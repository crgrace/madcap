==> flow/design.v <==
module uart_rx
    #(parameter WIDTH = 64)
    (output logic [WIDTH-1:0] rx_data,     
    output logic rx_empty,           
    output logic parity_error,       
    input logic rx_in,               
    input logic uld_rx_data,         
    input logic clk,              
    input logic reset_n);            
logic [WIDTH-1:0] rx_reg;
logic [WIDTH-1:0] rx_buffer;
logic rx_sample_cnt;
logic [7:0] rx_cnt;  
logic rx_d1;
logic rx_d2;
logic rx_busy;
always_ff @ (posedge clk or negedge reset_n) begin
    if (!reset_n) begin
        rx_reg <= 0; 
        rx_data <= 0;
        rx_buffer <= 0;
        rx_sample_cnt <= 1'b0;
        rx_cnt <= 8'b0;
        rx_empty <= 1'b1;
        rx_d1 <= 1'b1;
        rx_d2 <= 1'b1;
        rx_busy <= 1'b0;
        parity_error <= 1'b0;
    end else begin
        rx_sample_cnt <= 1'b1;
        rx_d1 <= rx_in;
        rx_d2 <= rx_d1;
        if (uld_rx_data) begin
            rx_data  <= rx_buffer;
            rx_empty <= 1'b1;
        end
        if (!rx_busy && !rx_d2) begin
            rx_busy <= 1'b1;
            rx_sample_cnt <= 1'b1;
            rx_cnt <= 8'h01;
        end
        if (rx_busy) begin
            rx_cnt <= rx_cnt + 1'b1; 
            if ((rx_cnt >= 8'd1) && (rx_cnt <= WIDTH)) begin
                rx_reg[rx_cnt - 1'b1] <= rx_d2;
            end
                if (rx_cnt > WIDTH) begin
                    rx_busy <= 1'b0;
                    rx_empty <= 1'b0;
                    rx_buffer <= rx_reg[WIDTH-1:0];
                    if ( (rx_reg[WIDTH-1]) != (~^rx_reg[WIDTH-2:0]))
                        parity_error <= 1'b1;
                    else
                        parity_error <= 1'b0;
                end
        end 
    end
end  
endmodule
==> Tool chain data of uart_rx <==
The steps from the RTL of uart_rx to its reports follow in flow order.
Line numbers count from 1 in the design file above.
{ "design": {"design": "uart_rx", "clk_port": "clk", "lib": "sky130hd", "corner": "tt_025C_1v80"} }

==> Elaborated design <==
Yosys after proc, flatten, opt, wreduce and memory -nomap, before mapping. Memory bits, and registers merged into a memory's read port (data or address), are not among the register bits. Print and check cells are not counted. Equal cells are merged and count once.
{ "word_totals": {"word_cells": 38, "reg_bits": 205, "inputBits": 4} }
{ "classes": {"n_addsub": 3, "muxes": 9, "reduce_and_logical": 8, "eq_ne": 1, "n_logic": 3, "compare": 3, "n_shift": 2} }
{ "ops": {"columns": ["operator", "n"], "rows": [
  ["variable shift 1 x 9 -> 64 bit", 1],
  ["variable shift 1 x 9 -> 64 bit with constant A", 1],
  ["AND 64 bit", 1],
  ["OR 64 bit", 1],
  ["NOT 64 bit", 1],
  ["XNOR reduction 63 bit", 1],
  ["2-to-1 mux 8 bit", 2],
  ["negation 8 -> 9 bit", 1],
  ["adder 8 x 1 -> 8 bit with constant B", 1],
  ["subtractor 8 x 1 -> 8 bit with constant B", 1],
  [">= comparator 8 x 1 -> 1 bit with constant B", 1],
  ["greater-than comparator 8 x 7 -> 1 bit with constant B", 1],
  ["less-or-equal comparator 8 x 7 -> 1 bit with constant B", 1],
  ["2-to-1 mux 1 bit", 7],
  ["AND reduction 2 bit", 2],
  ["logical AND 1 bit", 2],
  ["zero test 1 bit", 2],
  ["nonzero test 2 bit", 1],
  ["!= test 1 bit", 1]
]} }

==> Depth <==
Longest topological path by Yosys (ltp), each cell counted once; first at word level (registers and memories cut), then after technology mapping (sequential cells cut; the memories' decode and read muxes count).
{ "depth": {"depth_word": 6, "abc_area": 0, "mapped_depth": 15, "depth_no_buf": 13} }

==> Mapped cells and area <==
Source: synth_stat.txt of the flow (Yosys; design flattened, memories mapped). It holds for the ABC_AREA given above (unset counts as 0); a run with the other value may have another netlist.
{ "mapped": {"buf_cells": 43, "mapped_area_mm2": 0.0092526, "stdcells": 741, "ffs": 205} }
{ "types": {"columns": ["cell_type", "n", "type_area_um2"], "rows": [
  ["sky130_fd_sc_hd__dfrtp_1", 202, 5.05E+03],
  ["sky130_fd_sc_hd__mux2_2", 127, 1.43E+03],
  ["sky130_fd_sc_hd__xnor2_1", 67, 586.813],
  ["sky130_fd_sc_hd__o21ai_0", 72, 360.346],
  ["sky130_fd_sc_hd__o31ai_1", 35, 262.752],
  ["sky130_fd_sc_hd__nand3_1", 28, 140.134],
  ["sky130_fd_sc_hd__o2bb2ai_1", 13, 113.859],
  ["sky130_fd_sc_hd__xor2_1", 13, 113.859],
  ["sky130_fd_sc_hd__clkbuf_1", 28, 105.101],
  ["sky130_fd_sc_hd__nand2_1", 25, 93.84],
  ["sky130_fd_sc_hd__ha_1", 7, 87.584],
  ["sky130_fd_sc_hd__dfstp_2", 3, 78.826],
  ["sky130_fd_sc_hd__a2111oi_2", 5, 75.072],
  ["sky130_fd_sc_hd__o21ai_1", 12, 60.058],
  ["sky130_fd_sc_hd__nand2b_1", 9, 56.304],
  ["sky130_fd_sc_hd__buf_2", 11, 55.053],
  ["sky130_fd_sc_hd__and3_1", 7, 43.792],
  ["sky130_fd_sc_hd__nor3_1", 7, 35.034]
]} }
Not listed: further types 36, cells in them 70.

==> Timing after synthesis <==
OpenSTA on the mapped netlist: ideal clock, no wires. The path of least setup slack (recovery checks aside). Input and output delay are each 20% of the period. Register names are those of the netlist, which keeps one name where synthesis merged equal registers.
{ "synth_path": {"path_type": "flip-flop to flip-flop", "from": "reg rx_cnt[2]", "to": "reg rx_reg[34]", "delay_ns": 3.546, "period_ns": 4.64, "t_arrival_ns": 3.462, "t_first_pin_ns": 0.000, "setup_ns": 0.084, "slack_ns": 1.094, "path_stages": 14, "period_less_setup_slack_ns": 3.546} }
"delay_ns" is the arrival time less input delay plus setup time.
"path_stages": output pins that drive a net of the path, with the launching flip-flop's if there is one; two outputs of one cell count as two.
"period_less_setup_slack_ns" = period - worst setup slack (recovery checks aside). The figure is calculated, with input and output delays left at 20% of the set period.
The rows between start and end are the longest chain of elaborated cells between them; the timing report does not say that the signal goes this way. Where chains are equally long, one stands for them.
A line is the first line of the expression or statement that the cell stems from. Yosys adds cells for indexed reads and writes and turns some case tables into memories.
A register here has more assigning lines than the two given.
Lines with a computed index may be missing from the assigning lines.
{ "synth_via": {"path_cell_list": "sky130_fd_sc_hd__dfrtp_1 sky130_fd_sc_hd__buf_2 sky130_fd_sc_hd__or4_1 sky130_fd_sc_hd__clkbuf_1 sky130_fd_sc_hd__o21ai_0 sky130_fd_sc_hd__nand4_1 sky130_fd_sc_hd__nor3_1 sky130_fd_sc_hd__xor2_1 sky130_fd_sc_hd__ha_1 sky130_fd_sc_hd__nor2b_1 sky130_fd_sc_hd__or4b_2 sky130_fd_sc_hd__buf_1 sky130_fd_sc_hd__clkbuf_1 sky130_fd_sc_hd__o21ai_0", "elab_chain_len": 6, "cells_between": 11, "lines_between": 2, "classes_between": "add/sub (2); compare (2); shift (2); logic (3); reduce/logical (2)"} }
{ "synth_rtl": {"columns": ["item", "line", "source"], "rows": [
  ["from (decl)", 13, "logic [7:0] rx_cnt;"],
  ["from (assign)", 23, "rx_cnt <= 8'b0;"],
  ["from (assign)", 43, "rx_cnt <= rx_cnt + 1'b1;"],
  ["subtractor 8 x 1 -> 8 bit", 45, "rx_reg[rx_cnt - 1'b1] <= rx_d2;"],
  ["negation 8 -> 9 bit", 45, null],
  ["variable shift 1 x 9 -> 64 bit", 45, null],
  ["NOT 64 bit", 45, null],
  ["AND 64 bit", 45, null],
  ["OR 64 bit", 45, null],
  ["to (assign)", 19, "rx_reg <= 0;"],
  ["to (decl)", 10, "logic [WIDTH-1:0] rx_reg;"]
]} }

==> Path in the finished layout <==
From the final timing report of flow run 1: the path of least setup slack in the routed layout; clock arrival at registers is part of the times.
{ "layout_path": {"path_type": "flip-flop to flip-flop", "from": "reg rx_cnt[2]", "to": "reg rx_reg[26]", "t_first_pin_ns": 0.49, "period_ns": 4.74, "t_arrival_ns": 3.74, "path_stages": 10, "setup_ns": 0.08, "slack_ns": 1.41} }
The rows between start and end are the longest chain of elaborated cells between them; the timing report does not say that the signal goes this way. Where chains are equally long, one stands for them.
A register here has more assigning lines than the two given.
Lines with a computed index may be missing from the assigning lines.
{ "layout_via": {"path_cell_list": "sky130_fd_sc_hd__dfrtp_4 sky130_fd_sc_hd__or4_4 sky130_fd_sc_hd__or3_1 sky130_fd_sc_hd__nand4_1 sky130_fd_sc_hd__nor3_2 sky130_fd_sc_hd__xor2_1 sky130_fd_sc_hd__ha_2 sky130_fd_sc_hd__nor2b_4 sky130_fd_sc_hd__or4b_4 sky130_fd_sc_hd__o21ai_0", "elab_chain_len": 6, "cells_between": 11, "lines_between": 2, "classes_between": "add/sub (2); compare (2); shift (2); logic (3); reduce/logical (2)"} }
{ "layout_rtl": {"columns": ["item", "line", "source"], "rows": [
  ["from (decl)", 13, "logic [7:0] rx_cnt;"],
  ["from (assign)", 23, "rx_cnt <= 8'b0;"],
  ["from (assign)", 43, "rx_cnt <= rx_cnt + 1'b1;"],
  ["subtractor 8 x 1 -> 8 bit", 45, "rx_reg[rx_cnt - 1'b1] <= rx_d2;"],
  ["negation 8 -> 9 bit", 45, null],
  ["variable shift 1 x 9 -> 64 bit", 45, null],
  ["NOT 64 bit", 45, null],
  ["AND 64 bit", 45, null],
  ["OR 64 bit", 45, null],
  ["to (assign)", 19, "rx_reg <= 0;"],
  ["to (decl)", 10, "logic [WIDTH-1:0] rx_reg;"]
]} }

Below are 2 stored runs of the flow (Yosys, OpenROAD; platform sky130hd) on uart_rx, each with its settings and what was measured, unordered. Constraints: input delay and output delay 20% of the set period each, output load 0.01 pF.
"timing.achieved_period_ns" means the clock period less the worst setup slack. The figure is calculated, with input and output delays left at 20% of the set period.
"power_mw" is the tool's figure for a default switching activity; nothing was simulated.
[
  {
    "run": "flow run 1",
    "settings": { "period_ns": 4.74, "CORE_UTILIZATION": 51, "SETUP_SLACK_MARGIN": 1.28, "PLACE_DENSITY": 0.7, "CORE_MARGIN": 2, "GPL_TIMING_DRIVEN": 1, "CTS_CLUSTER_DIAMETER": 304, "CAP_MARGIN": 5, "SLEW_MARGIN": 20 },
    "results": { "worstSetupSlack_ns": 1.408, "post_route_stdcell_area_mm2": 0.0110731, "power_mw": 3.738, "synth_area_mm2": 0.0092526, "setupTns_ns": 0.000, "timing.achieved_period_ns": 3.332, "final_die_area_mm2": 0.0192363 }
  },
  {
    "run": "flow run 2",
    "settings": { "period_ns": 4.08, "CORE_UTILIZATION": 53, "CAP_MARGIN": 20, "CORE_MARGIN": 2, "SLEW_MARGIN": 20 },
    "results": { "power_mw": 4.235, "post_route_stdcell_area_mm2": 0.0109155, "timing.achieved_period_ns": 3.566, "worstSetupSlack_ns": 0.514, "synth_area_mm2": 0.0092526, "setupTns_ns": 0.000, "final_die_area_mm2": 0.01853 }
  }
]
