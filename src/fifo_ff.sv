==> flow/design.v <==
module fifo_ff
    #(parameter FIFO_WIDTH = 64,  
    parameter integer unsigned FIFO_DEPTH = 4,    
    parameter FIFO_BITS = $clog2(FIFO_DEPTH)      
    )
    (output logic [FIFO_WIDTH-1:0] data_out,  
    output logic [FIFO_BITS:0] fifo_counter,  
    output logic fifo_full,          
    output logic fifo_half,          
    output logic fifo_empty,         
    input logic [FIFO_WIDTH-1:0] data_in,  
    input logic read_n,                 
    input logic write_n,                
    input logic clk, 
    input logic reset_n);              
logic [FIFO_WIDTH:0] fifo_mem [0:FIFO_DEPTH-1];
logic  [FIFO_BITS:0] read_pointer;  
logic [FIFO_BITS:0] write_pointer;  
always_comb begin
    fifo_counter = (write_pointer >= read_pointer) ? (write_pointer - read_pointer + 1'b1) : (FIFO_DEPTH + write_pointer - read_pointer +1'b1);
    fifo_full = (fifo_counter == FIFO_DEPTH-1) ? 1'b1 : 1'b0;
    fifo_half = (fifo_counter >= (FIFO_DEPTH >> 1)) ? 1'b1 : 1'b0;
    fifo_empty = (fifo_counter == 1) ? 1'b1 : 1'b0;
end  
always_ff @ (posedge clk or negedge reset_n) 
    if (!reset_n) 
        read_pointer <= '0;
    else if (!read_n) begin
        if (!fifo_empty) begin
            if (read_pointer >= FIFO_DEPTH-1'b1) 
                read_pointer <= '0;
            else
                read_pointer <= read_pointer + 1'b1;
        end
    end
always_ff @ (posedge clk or negedge reset_n)
    if (!reset_n)
        write_pointer <= '0;
    else if (!write_n) begin
        if (!fifo_full) begin
            if (write_pointer >= FIFO_DEPTH-1'b1) 
                write_pointer <= '0;
            else
                write_pointer <= write_pointer + 1'b1;
        end
    end
 always_ff  @(negedge clk)
    if (!read_n) 
    data_out <= fifo_mem[read_pointer];
 always_ff  @(negedge clk)
    if (!write_n) 
        fifo_mem[write_pointer] <= data_in;
endmodule  
Tool chain data of fifo_ff
What the tools print for fifo_ff, step after step. Line numbers count from 1 in the design file above. Cell names lack the library's common part. A cell with -- has no value.

Top: fifo_ff. Clock: clk. Cell library: sky130hd. Corner: tt_025C_1v80.

After elaboration
Yosys after proc, flatten, opt, wreduce and memory -nomap, before mapping. Enables and synchronous resets that opt folds into registers are not counted as muxes. Memory bits, and registers merged into a memory's read port (data or address), are not among the register bits. Print and check cells are not counted. Equal cells are merged and count once. Memory sizes are those after Yosys's memory passes, which may raise the word count (mostly to a power of two), join words into wider ones and drop unused or constant bits.

The entry for flip-flop bits (word level) reads 6. Memory bits (writable): 260. Clocked read ports x word width: 65. Memories kept: 1. For bits of input ports the number is 68. For output and inout bits the number is 70. Elaborated cells: 32.

Memories: fifo_mem (words 4, width 65, rd ports 1, write ports 1, line 16) `logic [FIFO_WIDTH:0] fifo_mem [0:FIFO_DEPTH-1];`.

For add/sub/neg operators the number is 7. Order comparisons: 4. Equal/unequal tests: 2. Muxes and demuxes: 9. The figure for bitwise gates (word level) is 4. The figure for reduce/logical cells is 3.

Operators with widths (number): 65-bit two-way mux (1); 3-bit by 1-bit adder with 3-bit output (second input constant) (4); 3-bit by 2-bit >= comparator with 1-bit output (second input constant) (3); 3-bit two-way mux (3); 3-bit subtractor (2); 1-bit inverter (4); 2-bit AND reduction (2); 1-bit two-way mux (4); 3-bit by 1-bit equality test with 1-bit output (second input constant) (1); 3-bit by 2-bit equality test with 1-bit output (second input constant) (1); 3-bit adder (first input constant) (1); 3-bit >= comparator (1); 2-bit two-way mux (1); 1-bit logical NOT (1).

Logic depth
Yosys ltp: most cells in a row. Word level: on the elaborated netlist, between registers, memories and ports. Mapped: between sequential cells and ports; inverters and the memories' decode and read muxes count.

The figure for depth after elaboration is 8. For ABC_AREA the number is 0. Under gate-level depth with buffers stands 10. For depth with buffers taken out the number is 8.

Synthesis result
Source: synth_stat.txt of the flow (Yosys; design flattened, memories mapped). It holds for the ABC_AREA given above (unset counts as 0); a run with the other value may have another netlist.

Cell types: edfxtp_1 (number 320, area in all 9.61E+03 sq um); mux4_2 (number 64, area in all 1.44E+03 sq um); ha_1 (number 13, area in all 162.656 sq um); dfrtp_1 (number 6, area in all 150.144 sq um); mux2_1 (number 5, area in all 56.304 sq um); inv_1 (number 11, area in all 41.29 sq um); nor2b_1 (number 6, area in all 37.536 sq um); buf_2 (number 6, area in all 30.029 sq um); a2111oi_4 (number 1, area in all 27.526 sq um); xnor3_2 (number 1, area in all 23.773 sq um); clkbuf_1 (number 6, area in all 22.522 sq um); nor3_1 (number 4, area in all 20.019 sq um); and4_1 (number 2, area in all 17.517 sq um); a2111oi_2 (number 1, area in all 15.014 sq um); a211oi_2 (number 1, area in all 12.512 sq um); buf_1 (number 3, area in all 11.261 sq um); a211o_2 (number 1, area in all 10.01 sq um); mux2i_1 (number 1, area in all 10.01 sq um).

Not listed: further types 9, cells in them 10.

The entry for standard cells after synthesis reads 462. Under mapped area stands 11757.5 sq um. The figure for sequential part of the area is 9759.4 sq um. For flip-flop cells the number is 326. For buffer cells the number is 15.

Data sheet: physical implementation of fifo_ff

Stored flow runs of fifo_ff (2 of them; Yosys, OpenROAD, sky130hd). They differ in their settings and are not a sequence. Constraints: input delay and output delay 20% of the set period each, output load 0.01 pF. By "total power after layout" is meant OpenSTA's value without simulated activity: inputs other than the clock are taken to toggle once in ten clock periods, and the tool carries that through the logic.

Files of run 1:
==> flow/run.sh <==
#!/bin/bash
# the make line also repeats the synthesis and layout settings of config.mk as NAME=value (left out here)
make -C /OpenROAD-flow-scripts/flow DESIGN_CONFIG=/design/flow/config.mk WORK_HOME=/design/flow/orfs CLKGATE_MAP_FILE= finish
==> flow/config.mk <==
export PLATFORM = sky130hd
export DESIGN_NAME = fifo_ff
export DESIGN_NICKNAME = fifo_ff
export VERILOG_FILES = /design/flow/design.v
export SDC_FILE = /design/flow/constraint.sdc
export NUM_CORES = 4
export LEC_CHECK = 0
export CAP_MARGIN = 20
export CELL_PAD_IN_SITES_GLOBAL_PLACEMENT = 1
export CORE_ASPECT_RATIO = 0.99
export CORE_MARGIN = 9
export CORE_UTILIZATION = 46
export GPL_TIMING_DRIVEN = 0
export HOLD_SLACK_MARGIN = 0.06
export PLACE_DENSITY_LB_ADDON = 0.07
export SETUP_SLACK_MARGIN = 1.21
export SLEW_MARGIN = 20
==> flow/constraint.sdc <==
create_clock -name core_clock -period 9.23 [get_ports {clk}]
set_input_delay 1.8460 -clock core_clock [delete_from_list [all_inputs] [get_ports {clk}]]
set_output_delay 1.8460 -clock core_clock [all_outputs]
set_load 0.01 [all_outputs]

Results of run 1. For the lowest hold slack the run shows 0.580 ns. The standard-cell area after routing stands at 16,459.5 sq um. The sum of negative setup slack is 0.000 ns. The area of the synthesized netlist comes to 11,757.5 sq um. The measured utilization after routing is 66.3%. The die outline area comes to 31,638.9 sq um. The total power after layout comes to 5,452 uW. The measured worst setup slack after layout is 1.267 ns.

Files of run 2:
==> flow/run.sh <==
#!/bin/bash
# the make line also repeats the synthesis and layout settings of config.mk as NAME=value (left out here)
make -C /OpenROAD-flow-scripts/flow DESIGN_CONFIG=/design/flow/config.mk WORK_HOME=/design/flow/orfs CLKGATE_MAP_FILE= finish
==> flow/config.mk <==
export PLATFORM = sky130hd
export DESIGN_NAME = fifo_ff
export DESIGN_NICKNAME = fifo_ff
export VERILOG_FILES = /design/flow/design.v
export SDC_FILE = /design/flow/constraint.sdc
export NUM_CORES = 4
export LEC_CHECK = 0
export CAP_MARGIN = 20
export CORE_MARGIN = 2
export CORE_UTILIZATION = 72
export GPL_ROUTABILITY_DRIVEN = 1
export MIN_ROUTING_LAYER = met1
export PLACE_DENSITY_LB_ADDON = 0.26
export SETUP_SLACK_MARGIN = -0.83
export SLEW_MARGIN = 30
==> flow/constraint.sdc <==
create_clock -name core_clock -period 25.0 [get_ports {clk}]
set_input_delay 5.0000 -clock core_clock [delete_from_list [all_inputs] [get_ports {clk}]]
set_output_delay 5.0000 -clock core_clock [all_outputs]
set_load 0.01 [all_outputs]

Outcome of run 2: no final report: clock tree synthesis broke off with DPL-0033.
